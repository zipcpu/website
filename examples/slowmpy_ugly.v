==> flow/design.v <==
`default_nettype none
module	slowmpy_ugly(i_clk, i_stb, i_a, i_b, o_busy, o_result);
	parameter	IW=32;
	input	wire			i_clk, i_stb;
	input	wire	[IW-1:0]	i_a, i_b;
	output	reg			o_busy;
	output	reg	[IW*2-1:0]	o_result;
	reg	[4:0]		count;
	reg	[IW-1:0]	p_a, p_b;
	initial	o_busy = 0;
	always @(posedge i_clk)
	if (!o_busy)
	begin
		count <= 0;
		o_result <= 0;
		p_a <= i_a;
		p_b <= i_b;
		o_busy <= i_stb;
	end else begin
		if (p_b[count])
			o_result <= o_result + ({{(IW){1'b0}}, p_a } << count);
		count <= count + 1;
		o_busy <= (count < 31);
	end
endmodule
From RTL to reports: slowmpy_ugly. Tool output for the design above, in the order of the flow. Line numbers count from 1 in the design file above. Cell names lack the library's common part. The mark n/a stands for no value.

Top module: slowmpy_ugly. Clock input: i_clk. Standard-cell library: sky130hd. Corner: tt_025C_1v80.

Word level. Source: Yosys, flattened and elaborated, memories not mapped. Widths are those after wreduce; folded enables and synchronous resets count as part of the registers. Registers that Yosys merges into a memory's read port (data or address) are not register bits. Print and check cells do not count. Equal cells are merged and count once.

The entry for register bits after elaboration reads 134. Under latch bits stands 0. For bits in writable memories the number is 0. Bits in read-only memories: 0. Word width x clocked read ports: 0. The figure for memories is 0. For input bits the number is 66. The entry for output and inout bits reads 65. Under cells after elaboration stands 11.

Under add/subtract/negate cells stands 2. $mul: 0. The entry for divide/modulo/power cells reads 0. Magnitude comparators: 1. Under equality and inequality tests stands 0. Under shift operators stands 2. Under mux-type cells stands 1. Under bitwise logic cells stands 0. The figure for reductions and logical operators is 0.

Operator list (number): 32-bit by 5-bit left shift with 64-bit output (1); 64-bit adder (1); 32-bit by 5-bit variable part select with 1-bit output (1); 5-bit by 1-bit adder with 5-bit output (second input constant) (1); 5-bit < comparator (second input constant) (1); 1-bit two-way mux (1).

Longest topological paths. Depth = most cells in a row (Yosys ltp): at word level without a register or memory, in the mapped netlist without a sequential cell, where the memories' decode and read muxes count.

For depth after elaboration the number is 2. The figure for ABC_AREA is 0. The figure for mapped depth is 22. Under mapped depth without buffers stands 18.

After synthesis. Yosys stat after the flow's synthesis: flattened, memories mapped to cells. It holds for the ABC_AREA given above (unset counts as 0); a run with the other value may have another netlist. The area totals of this step are shown rounded.

Under standard cells after synthesis stands 1197. Under synthesis area stands 10000 um2. The figure for sequential part of the area is 3300 um2. Mapped flip-flops: 134. For buffers the number is 79.

Cell types: edfxtp_1 (number 64, area in all 1.92E+03 um2); dfxtp_1 (number 70, area in all 1.4E+03 um2); ha_1 (number 64, area in all 800.768 um2); mux4_2 (number 29, area in all 653.126 um2); nand2_1 (number 160, area in all 600.576 um2); a21oi_1 (number 119, area in all 595.571 um2); mux2i_1 (number 54, area in all 540.518 um2); nor2_1 (number 105, area in all 394.128 um2); o21ai_0 (number 60, area in all 300.288 um2); a21o_1 (number 33, area in all 247.738 um2); xnor2_1 (number 27, area in all 236.477 um2); mux2_2 (number 18, area in all 202.694 um2); nand4_1 (number 32, area in all 200.192 um2); a211oi_1 (number 18, area in all 135.13 um2); clkbuf_1 (number 36, area in all 135.13 um2); nor3_1 (number 24, area in all 120.115 um2); nand3_1 (number 23, area in all 115.11 um2); xor2_1 (number 13, area in all 113.859 um2).

Not listed: further types 64, cells in them 248.

Path before layout. OpenSTA on the mapped netlist: ideal clock, no wires. The path of least setup slack (recovery checks aside). Input and output delay are each 20% of the period. Register names are those of the netlist, which keeps one name where synthesis merged equal registers.

Path type: reg-to-reg. Start point: register count[0]. End point: register o_result[60]. For period the number is 5710 ps. Under setup time stands 122 ps. The entry for launch time at the first pin reads 0 ps. The figure for arrival time is 4321 ps. Under required time stands 5588 ps. Under slack stands 1267 ps. The figure for delay of the path is 4443 ps. For stages on the path the number is 19. The entry for path buffers reads 4. Under period reached after synthesis stands 4443 ps.

"delay of the path" is the arrival time less input delay plus setup time. "stages on the path" counts driving pins, that of a launching flip-flop among them; a cell with two outputs on the path counts twice. "period reached after synthesis" = period - worst setup slack (recovery checks aside). The figure is calculated, with input and output delays left at 20% of the set period. The rows between start and end are the longest chain of elaborated cells between them; the timing report does not say that the signal goes this way. Where chains are equally long, one stands for them. A line is the first line of the expression or statement that the cell stems from. Yosys adds cells for indexed reads and writes and turns some case tables into memories.

Path through: dfxtp_1 -> buf_2 -> buf_6 -> buf_1 -> mux4_2 -> mux2i_1 -> nand2_1 -> nand2_1 -> o22ai_1 -> ha_1 -> clkbuf_2 -> nand4_1 -> or2_2 -> nor3_2 -> o2111a_1 -> o21ai_1 -> a2111oi_2 -> mux2i_1 -> a311o_1. The figure for cells in the longest elaborated chain is 2. The figure for elaborated cells between the ends (all ways) is 3. Under RTL lines with such cells stands 2. Classes of those cells: 1 x add/sub; 2 x shift.

RTL lines, path post-synthesis: start, declared (RTL line 8) `reg [4:0] count;`; start, assigned (RTL line 14) `count <= 0;`; start, assigned (RTL line 22) `count <= count + 1;`; 32-bit by 5-bit left shift with 64-bit output (RTL line 21) `o_result <= o_result + ({{(IW){1'b0}}, p_a } << count);`; 64-bit adder (RTL line 21); end, assigned (RTL line 15) `o_result <= 0;`; end, assigned (RTL line 21); end, declared (RTL line 7) `output reg [IW*2-1:0] o_result;`.

Path in the finished layout. Path of least setup slack in the final report of flow run A (OpenROAD, finished layout, wires in). Where an end is a register, its clock arrival counts in the times. The report prints the path's times to 10 ps; the period is as set.

Path type: reg-to-reg. Start point: register count[0]. End point: register o_result[63]. For period the number is 2640 ps. Under setup time stands 120 ps. The entry for launch time at the first pin reads 430 ps. The figure for arrival time is 4680 ps. Under required time stands 2950 ps. Under slack stands -1730 ps. For stages on the path the number is 20. The entry for path buffers reads 5.

The rows between start and end are the longest chain of elaborated cells between them; the timing report does not say that the signal goes this way. Where chains are equally long, one stands for them.

Path through: dfxtp_4 -> buf_16 -> mux4_2 -> mux2i_2 -> nand2_1 -> o21ai_2 -> mux2i_2 -> ha_1 -> buf_4 -> nand4_1 -> nor3_4 -> buf_6 -> nand4_1 -> a211oi_2 -> buf_4 -> buf_6 -> nor3b_4 -> o41ai_2 -> and3_1 -> nor3_2. The figure for cells in the longest elaborated chain is 2. The figure for elaborated cells between the ends (all ways) is 3. Under RTL lines with such cells stands 2. Classes of those cells: 1 x add/sub; 2 x shift.

RTL lines, path post-layout: start, declared (RTL line 8) `reg [4:0] count;`; start, assigned (RTL line 14) `count <= 0;`; start, assigned (RTL line 22) `count <= count + 1;`; 32-bit by 5-bit left shift with 64-bit output (RTL line 21) `o_result <= o_result + ({{(IW){1'b0}}, p_a } << count);`; 64-bit adder (RTL line 21); end, assigned (RTL line 15) `o_result <= 0;`; end, assigned (RTL line 21); end, declared (RTL line 7) `output reg [IW*2-1:0] o_result;`.

Subject: flow runs of slowmpy_ugly

Hi,

Module slowmpy_ugly, platform sky130hd: 2 stored runs of the flow (Yosys, OpenROAD) with differing settings, in no particular order. Input and output delays are each 20% of the period that was set; the output load is 0.01 pF. "reached clock period": clock period set for the run, less the worst setup slack. It is reckoned from that one timing run; input and output delays stay at 20% of the period that was set. By "time on the worst setup path" is meant the share of the clock period that the worst setup path is allowed (20% is reserved at inputs, 20% at outputs), minus its slack. Clock arrival times at its registers enter into it. "time on the worst setup path" is known to 10 ps. Results are given in rounded form.

Flow run A has these settings: period_ns 2.64; CAP_MARGIN 20; CORE_MARGIN 2; CORE_UTILIZATION 40; SLEW_MARGIN 20. For the area of the synthesized netlist the run shows 10,000 um2. For the total die area the run shows 27,000 um2. The measured utilization in the final report is 71 %. The setup slack of the critical path comes to -1,700 ps. The final setup TNS comes to -72,000 ps. For the worst hold slack in the final report the run shows 490 ps. The measured reached clock period is 4,366 ps. The time on the worst setup path comes to 4,370 ps. Worst setup path kind: reg-to-reg.

Flow run B has these settings: period_ns 4.3; CORE_UTILIZATION 21; SETUP_SLACK_MARGIN -0.38; CORE_ASPECT_RATIO 0.96; CORE_MARGIN 5; CELL_PAD_IN_SITES_GLOBAL_PLACEMENT 2; CELL_PAD_IN_SITES_DETAIL_PLACEMENT 2; GPL_ROUTABILITY_DRIVEN 0; MIN_ROUTING_LAYER met2; CAP_MARGIN 20; SLEW_MARGIN 20. For the area of the synthesized netlist the run shows 10,000 um2. For the total die area the run shows 54,000 um2. The measured utilization in the final report is 30 %. The setup slack of the critical path comes to -480 ps. The final setup TNS comes to -4,700 ps. For the worst hold slack in the final report the run shows 480 ps. The measured reached clock period is 4,780 ps. The time on the worst setup path comes to 4,780 ps. Worst setup path kind: reg-to-reg.

Regards
